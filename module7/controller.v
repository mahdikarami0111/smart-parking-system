==> flow/design.v <==
`timescale 1 ns/1 ns
module controller(
input [2:0] system_token,
input request,
input [7:0] TimeData,
input reset,
input clock,
input confirm,
input [2:0] user_token,
output [7:0] data_Q,
output [7:0] data_P,
output reg [2:0] test_state,
output reg enQ,
output reg enP
);
		reg [2:0] state;
		parameter s0 = 3'b000, s1 = 3'b001, s2 = 3'b010, s3 = 3'b011, s4 = 3'b100;
		reg enq,enp,rst_reg;
		register Q (TimeData, clock, rst_reg, enq, data_Q);
		register P (.D(TimeData),.CLK(clock), .RST(rst_reg), .en(enp), .Q(data_P));
		always @(posedge clock, negedge reset) begin
			if(!reset)begin
				enq = 1'b0;
				enp = 1'b0;
				rst_reg = 1'b0;
				state = s0;
			end
			else begin
				rst_reg = 1'b1;
				case (state)
					s0:
							if(request)begin
								state = s1;
								enq = 1'b0;
								enp = 1'b0;
							end
					s1:
							if(!request)begin
								state = s0;
								enq = 1'b0;
								enp = 1'b0;
							end
							else if(confirm) begin
								if(user_token == system_token)begin
									state = s2;
								end
								else begin
									state  = s4;
								end
							end
					s2:
							if(!request)begin
								state = s0;
								enq = 1'b0;
								enp = 1'b0;
							end
							else if(TimeData[0] == 1'b0 || TimeData[0] == 1'b1)begin
								state = s3;
							end
					s3:
							if(!request)begin
								state = s0;
								enq = 1'b0;
								enp = 1'b0;
							end
							else if(TimeData[4] && TimeData[5] && TimeData[6] && TimeData[7] )begin
								enp = 1'b1;
							end
							else begin
								enq = 1'b1;
							end
					s4:
							if(!request)begin
								state = s0;
								enq = 1'b0;
								enp = 1'b0;
							end
				endcase
				test_state = state;
				enQ = enq;
				enP = enp;
			end
		end
endmodule
`timescale 1 ns/1 ns
module register(
input [7:0] D,
input CLK, 
input RST,
input en,
output reg[7:0] Q
);
    always @(posedge CLK or negedge RST) begin
        if (RST == 1'b0) begin
            Q <= 8'b00000000;
        end
        else begin
            if (en == 1'b1) begin
                Q <= D;
            end
        end
    end
endmodule
# ---- From RTL to reports: controller
# Tool output for the design above, in the order of the flow.
# Lines are those of the file above, counted from 1.
# Library cell names are shortened.
# A cell with -- has no value.
dict set report inputs {
  top_module {controller}
  clock {clock}
  library {sky130hd}
  pvt_corner {tt_025C_1v80}
}

# ---- After elaboration
# Counts by Yosys on the flattened word-level netlist (proc, flatten, opt, wreduce; memories kept). Register bits leave out memories and registers merged into their read ports (data or address); mux counts leave out enables and synchronous resets folded into registers. Print and check cells are left out. Cells with the same type and inputs are merged into one.
dict set report op_classes {
  eq_ne 5
  mux 17
  n_reduce_logical 6
}
# op count
set ops {}
lappend ops {{two-way mux 3 bit} 5}
lappend ops {{case mux 3 bit (select 4 bit)} 1}
lappend ops {{two-way mux 1 bit} 8}
lappend ops {{equality test 3 x 2 -> 1 bit (second input constant)} 2}
lappend ops {{case mux 1 bit (select 3 bit)} 2}
lappend ops {{logical AND 1 bit} 3}
lappend ops {{equality test 3 x 1 -> 1 bit (second input constant)} 1}
lappend ops {{equality test 3 bit} 1}
lappend ops {{equality test 3 bit (second input constant)} 1}
lappend ops {{zero test 3 bit} 1}
lappend ops {{OR reduction 3 bit} 1}
lappend ops {{OR reduction 2 bit} 1}
lappend ops {{two-way mux 2 bit} 1}
dict set report bits {
  regBits 27
  output_inout_bits 21
  word_cells 37
}

# ---- Logic depth
# Longest topological path by Yosys (ltp), each cell counted once; first at word level (registers and memories cut), then after technology mapping (sequential cells cut; the memories' decode and read muxes count).
dict set report depth {
  ltp_word 6
  ABC_AREA 0
  depth_mapped 3
}

# ---- After synthesis
# Yosys stat after the flow's synthesis: flattened, memories mapped to cells. It holds for the ABC_AREA given above (unset counts as 0); a run with the other value may have another netlist.
# The area totals of this step are shown rounded.
# type count
set by_type {}
lappend by_type {dfrtp_1 23}
lappend by_type {mux2_2 16}
lappend by_type {edfxtp_1 5}
lappend by_type {dfstp_2 1}
lappend by_type {xnor2_1 3}
lappend by_type {nor4_4 1}
lappend by_type {inv_1 4}
lappend by_type {nand3_1 3}
lappend by_type {o22ai_1 2}
lappend by_type {buf_2 2}
lappend by_type {mux2i_1 1}
lappend by_type {o21ai_0 2}
lappend by_type {and4_1 1}
lappend by_type {a21o_1 1}
lappend by_type {o21a_1 1}
lappend by_type {a31oi_1 1}
lappend by_type {nand4_1 1}
lappend by_type {nor2b_1 1}
# Not listed: further types 6, cells in them 6.
dict set report mapped {
  stdcells 75
  yosys_area_mm2 0.00112
  sequential_area_mm2 0.000752
  ff_cells 29
}
# By module: a second synthesis without flattening, with its own total; a netlist apart from the flattened one above.
dict set report unflattened {
  hier_cells 73
  hier_area_mm2 0.00121
}
# Each row is one instance without its submodules.
# mod n_inst n_cells mod_area_mm2 mod_seq_area_mm2
set modules {}
lappend modules {register 2 17 0.000332 0.0002}
lappend modules {controller 1 39 0.000548 0.000352}

# ---- Path before layout
# Path of least setup slack by OpenSTA after synthesis, without wires, with an ideal clock, recovery checks aside; 20% of the period is set as input and as output delay. Where synthesis merged equal registers, the netlist keeps one of their names.
dict set report synth_timing {
  path_kind {flip-flop to flip-flop}
  start {reg state}
  end {reg enP}
  tclk_ns 1.42
  launch_ns 0.000
  t_arrival_ns 1.020
  t_required_ns 1.150
  setup_slack_ns 0.130
  delay_ns 1.290
  driving_pins 4
  period_less_setup_slack_ns 1.29
}
# "delay_ns" = arrival - input delay + setup time.
# "driving_pins": output pins that drive a net of the path, with the launching flip-flop's if there is one; two outputs of one cell count as two.
# "period_less_setup_slack_ns" is the clock period less the worst setup slack; recovery checks do not enter. This is arithmetic on one report: input and output delays are still those of the set period (20% each).
# An end named without its bit number is one bit of that signal or, where synthesis recoded a state register, one of its new flip-flops.
# The rows between start and end are the longest chain of elaborated cells between them; the timing report does not say that the signal goes this way. Where chains are equally long, one stands for them.
# Each line given opens the expression or statement behind the cell; cells for indexed reads and writes are added by Yosys, which also makes memories of some case tables.
# A register here has more assigning lines than the two given.
dict set report synth_between {
  cell_sequence {dfrtp_1 nor4_4 mux2i_1 o22ai_1}
  elab_chain_len 3
  cone_cells 7
  cone_lines 1
  cone_classes {4 x eq/ne; 1 x mux; 2 x reduce/logical}
}
# element line_no
set synth_rtl {}
lappend synth_rtl {{start: declaration} 16} ;# reg [2:0] state;
lappend synth_rtl {{start: assignment} 26} ;# state = s0;
lappend synth_rtl {{start: assignment} 33} ;# state = s1;
lappend synth_rtl {{equality test 3 bit} 30} ;# case (state)
lappend synth_rtl {{OR reduction 3 bit} --}
lappend synth_rtl {{case mux 1 bit (select 3 bit)} 30}
lappend synth_rtl {{end: assignment} 81} ;# enP = enp;
lappend synth_rtl {{end: declaration} 14} ;# output reg enP

# ---- Path in the finished layout
# Path of least setup slack in the final report of record 1 (OpenROAD, finished layout, wires in). Where an end is a register, its clock arrival counts in the times.
dict set report layout_timing {
  path_kind {flip-flop to flip-flop}
  start {reg state}
  end {reg enQ}
  tclk_ns 1.02
  launch_ns 0.31
  t_arrival_ns 1.39
  t_required_ns 1.07
  setup_slack_ns -0.32
  driving_pins 4
}
# An end named without its bit number is one bit of that signal or, where synthesis recoded a state register, one of its new flip-flops.
# A register here has more assigning lines than the two given.
dict set report layout_between {
  cell_sequence {dfrtp_1 nor4_4 mux2i_1 o22ai_1}
}
# element line_no
set layout_rtl {}
lappend layout_rtl {{start: declaration} 16} ;# reg [2:0] state;
lappend layout_rtl {{start: assignment} 26} ;# state = s0;
lappend layout_rtl {{start: assignment} 33} ;# state = s1;
lappend layout_rtl {{end: assignment} 80} ;# enQ = enq;
lappend layout_rtl {{end: declaration} 13} ;# output reg enQ,
# No chain of elaborated cells between the ends is given.

Record of 2 stored runs of the RTL-to-layout flow on controller, platform sky130hd. The runs are unordered. Constraints: input delay and output delay 20% of the set period each, output load 0.01 pF.
"achievedPeriod_ns" means the clock period less the worst setup slack. The figure is calculated, with input and output delays left at 20% of the set period.
"worst_path_ns" = time allowed to the worst setup path (clock period - input delay - output delay, where it has them) - its slack; a late launch clock adds to it, a late capture clock takes from it.
By "final_power_mw" is meant OpenSTA's value without simulated activity: inputs other than the clock are taken to toggle once in ten clock periods, and the tool carries that through the logic.
Measured values are rounded.

[flow] record 1: files
==> flow/run.sh <==
#!/bin/bash
# the make line also repeats the synthesis and layout settings of config.mk as NAME=value (left out here)
make -C /OpenROAD-flow-scripts/flow DESIGN_CONFIG=/design/flow/config.mk WORK_HOME=/design/flow/orfs CLKGATE_MAP_FILE= finish
==> flow/config.mk <==
export PLATFORM = sky130hd
export DESIGN_NAME = controller
export DESIGN_NICKNAME = controller
export VERILOG_FILES = /design/flow/design.v
export SDC_FILE = /design/flow/constraint.sdc
export NUM_CORES = 4
export LEC_CHECK = 0
export CAP_MARGIN = 20
export CORE_MARGIN = 2
export CORE_UTILIZATION = 40
export SLEW_MARGIN = 20
==> flow/constraint.sdc <==
create_clock -name core_clock -period 1.02 [get_ports {clock}]
set_input_delay 0.2040 -clock core_clock [delete_from_list [all_inputs] [get_ports {clock}]]
set_output_delay 0.2040 -clock core_clock [all_outputs]
set_load 0.01 [all_outputs]

[flow] record 1: metrics
[metrics] post_synth_area_mm2 = 0.00112
[metrics] design.die.area_mm2 = 0.00325
[metrics] final_cell_area_mm2 = 0.00174
[metrics] util_pct = 64.2
[metrics] fin_ws_ns = -0.316
[metrics] tns_setup_ns = -1.51
[metrics] final_power_mw = 3.41
[metrics] achievedPeriod_ns = 1.336
[metrics] worst_path_ns = 1.34
[metrics] timing.worst_path_kind = flip-flop to flip-flop

[flow] record 2: files
==> flow/run.sh <==
#!/bin/bash
# the make line also repeats the synthesis and layout settings of config.mk as NAME=value (left out here)
make -C /OpenROAD-flow-scripts/flow DESIGN_CONFIG=/design/flow/config.mk WORK_HOME=/design/flow/orfs CLKGATE_MAP_FILE= finish
==> flow/config.mk <==
export PLATFORM = sky130hd
export DESIGN_NAME = controller
export DESIGN_NICKNAME = controller
export VERILOG_FILES = /design/flow/design.v
export SDC_FILE = /design/flow/constraint.sdc
export NUM_CORES = 4
export LEC_CHECK = 0
export CAP_MARGIN = 20
export CORE_MARGIN = 2
export CORE_UTILIZATION = 23
export CTS_CLUSTER_DIAMETER = 129
export GPL_TIMING_DRIVEN = 0
export SETUP_SLACK_MARGIN = -0.2
export SLEW_MARGIN = 30
==> flow/constraint.sdc <==
create_clock -name core_clock -period 2.16 [get_ports {clock}]
set_input_delay 0.4320 -clock core_clock [delete_from_list [all_inputs] [get_ports {clock}]]
set_output_delay 0.4320 -clock core_clock [all_outputs]
set_load 0.01 [all_outputs]

[flow] record 2: metrics
[metrics] post_synth_area_mm2 = 0.00112
[metrics] design.die.area_mm2 = 0.00546
[metrics] final_cell_area_mm2 = 0.00168
[metrics] util_pct = 35.5
[metrics] fin_ws_ns = 0.562
[metrics] tns_setup_ns = 0.000
[metrics] final_power_mw = 1.70
[metrics] achievedPeriod_ns = 1.598
[metrics] worst_path_ns = 1.17
[metrics] timing.worst_path_kind = flip-flop to output port
